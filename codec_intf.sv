==> flow/design.v <==
module codec_intf(lft_in, rht_in, valid, lft_out, rht_out, LRCLK, SCLK, MCLK, RSTn, clk, rst_n, SDin, SDout, set_valid, LRCLK_rise);
input clk, rst_n, SDout;
input signed [15:0] lft_out, rht_out;
output reg signed [15:0] lft_in, rht_in;
output reg valid;
output LRCLK, SCLK, MCLK, RSTn, SDin;
output LRCLK_rise, set_valid;
reg signed [15:0] inshift_reg; 								  
reg signed [15:0] outshift_reg, lft_buffin, rht_buffin; 		  
reg [10:0] cnt;											  
reg LRCLK, SCLK, MCLK, RSTn;							  
reg set_valid, LRCLK_fall, LRCLK_rise; 		 
reg SCLK_fall, SCLK_rise;					 
always @(posedge clk, negedge rst_n) begin
	if(!rst_n) begin
		rht_buffin <= 16'h0000;
		lft_buffin <= 16'h0000;
	end
	else if (valid) begin
		rht_buffin <= rht_out;
		lft_buffin <= lft_out;
	end
end
assign set_valid = ~LRCLK & &cnt[8:5] & SCLK_rise & RSTn;
always @(posedge clk, negedge rst_n) begin
	if(!rst_n)
		valid <= 1'b0;
	else if(set_valid)
		valid <= 1'b1;
	else if(LRCLK_rise)
		valid <= 1'b0;
end
always @(negedge clk, negedge rst_n) begin
  if(!rst_n)
	outshift_reg <= 16'h0000;
  else if(LRCLK_rise)
	outshift_reg <= lft_buffin;		 
  else if(LRCLK_fall)
	outshift_reg <= rht_buffin;		 
  else if(SCLK_fall)
	outshift_reg <= {outshift_reg[14:0], outshift_reg[15]};		 
end
assign SDin = outshift_reg[15];		 
always @(posedge clk, negedge rst_n) begin
  if(!rst_n) 
	inshift_reg <= 16'h0000;
  else if(SCLK_rise)
	inshift_reg <= {inshift_reg[14:0], SDout};
end
always @(posedge clk, negedge rst_n) begin
	if(!rst_n)
		lft_in <= 16'h0000;
	else if(LRCLK_fall)
		lft_in <= inshift_reg;
end
always @(posedge clk) begin
	if(LRCLK_rise)
		rht_in <= inshift_reg;
end
always @(posedge clk or negedge rst_n) begin
  if(!rst_n)
    cnt <= 11'h200;
  else if(&cnt)
    cnt <= 11'h400;		 
  else
    cnt <= cnt + 1;
end
assign LRCLK = cnt[9];		 
assign SCLK = cnt[4];		 
assign MCLK = cnt[1];		 
assign RSTn = cnt[10];		 
assign LRCLK_rise 	= (~cnt[9] && &cnt[8:0]) ? 1'b1 : 1'b0;
assign LRCLK_fall 	= &cnt[9:0] ? 1'b1 : 1'b0;
assign SCLK_rise	= (~cnt[4] && &cnt[3:0]) ? 1'b1 : 1'b0;
assign SCLK_fall	= &cnt[4:0] ? 1'b1 : 1'b0;
endmodule
Reports on codec_intf
The steps from the RTL of codec_intf to its reports follow in flow order.
Lines are those of the file above, counted from 1.
Operators: Yosys type, input widths -> output width; for muxes data width and select width s.
Cell names lack the library's common part.
A cell with - has no value.

inputs
  design top = codec_intf
  clock = clk
  cell library = sky130hd
  timing corner = tt_025C_1v80

Elaborated design
Counts by Yosys on the flattened word-level netlist (proc, flatten, opt, wreduce; memories kept). Register bits leave out memories and registers merged into their read ports (data or address). Print and check cells are left out. Cells with the same type and inputs are merged into one.

operators by class
  muxes and demuxes = 10
  bitwise logic cells = 5
  reductions and logical operators = 10
  add/sub/neg operators = 1

operator list
  operator               count
  $mux 16                3
  $add 11x1->11 const B  1
  $reduce_and 11->1      1
  $mux 11                1
  $reduce_and 10->1      1
  $reduce_and 9->1       1
  $reduce_and 4->1       2
  $mux 1                 6
  $reduce_and 5->1       1
  $and 1x1->1            3
  $reduce_bool 3->1      1
  $logic_and 1x1->1      2
  $not 1->1              2
  $reduce_bool 2->1      1

word-level totals
  bits in registers = 108
  input port bits = 35
  output and inout port bits = 40
  cells after elaboration = 34

Depth
Yosys ltp: most cells in a row. Word level: on the elaborated netlist, between registers, memories and ports. Mapped: between sequential cells and ports; inverters and the memories' decode and read muxes count.

depth
  word-level depth = 6
  ABC_AREA = 0
  depth in mapped cells = 11
  gate-level depth less buffers = 8

Synthesis result
The flow's flattened synthesis, as Yosys stat reports it; memories are mapped. The netlist is that of the ABC_AREA named above (0 if unset); the other value can give another one.
Totals and module areas in this step are rounded.

cell types
  cell      count  total area (um2)
  dfrtp_1   75     1876.8
  mux2_2    80     900.864
  edfxtp_1  16     480.461
  dfrtn_1   16     400.384
  o31ai_1   18     135.13
  a31oi_1   16     100.096
  nor4_1    16     100.096
  nand2_1   19     71.318
  ha_1      4      50.048
  clkbuf_1  13     48.797
  buf_2     9      45.043
  dfstp_2   1      26.275
  xor2_1    3      26.275
  nand4_4   1      21.27
  and3_1    3      18.768
  nor2b_1   3      18.768
  and4_1    2      17.517
  nor3_4    1      16.266

Other cell types: 16; their cells: 23.

mapped netlist
  buffer cells = 24
  mapped area = 4490 um2
  standard cells after synthesis = 319
  sequential area = 2780 um2
  flip-flops = 108

Flow measurements of codec_intf on sky130hd: 2 stored runs with different settings, listed in no order. Input and output delays are each 20% of the period that was set; the output load is 0.01 pF.
By "total power after layout" is meant OpenSTA's value without simulated activity: inputs other than the clock are taken to toggle once in ten clock periods, and the tool carries that through the logic.
The measured numbers are rounded.
A setting shown as . is not set for that run.

item                                   run 1  run 2
period_ns                              6.51   5.53
CORE_UTILIZATION                       51     40
SETUP_SLACK_MARGIN                     -0.12  0.36
PLACE_DENSITY_LB_ADDON                 0.09   .
HOLD_SLACK_MARGIN                      -0.1   .
CORE_ASPECT_RATIO                      0.91   .
ABC_AREA                               0      .
GPL_TIMING_DRIVEN                      0      .
GPL_ROUTABILITY_DRIVEN                 0      .
CAP_MARGIN                             20     20
CORE_MARGIN                            2      2
SLEW_MARGIN                            20     20
cell area after synthesis (um2)        4490   4490
total power after layout (uW)          1130   1360
final setup TNS (ps)                   0      0
standard-cell area after layout (um2)  5610   5580
utilization after routing (%)          65.8   51.2
worst hold slack after layout (ps)     491    489
area inside the die boundary (um2)     9570   12100
worst slack on setup checks (ps)       135    571
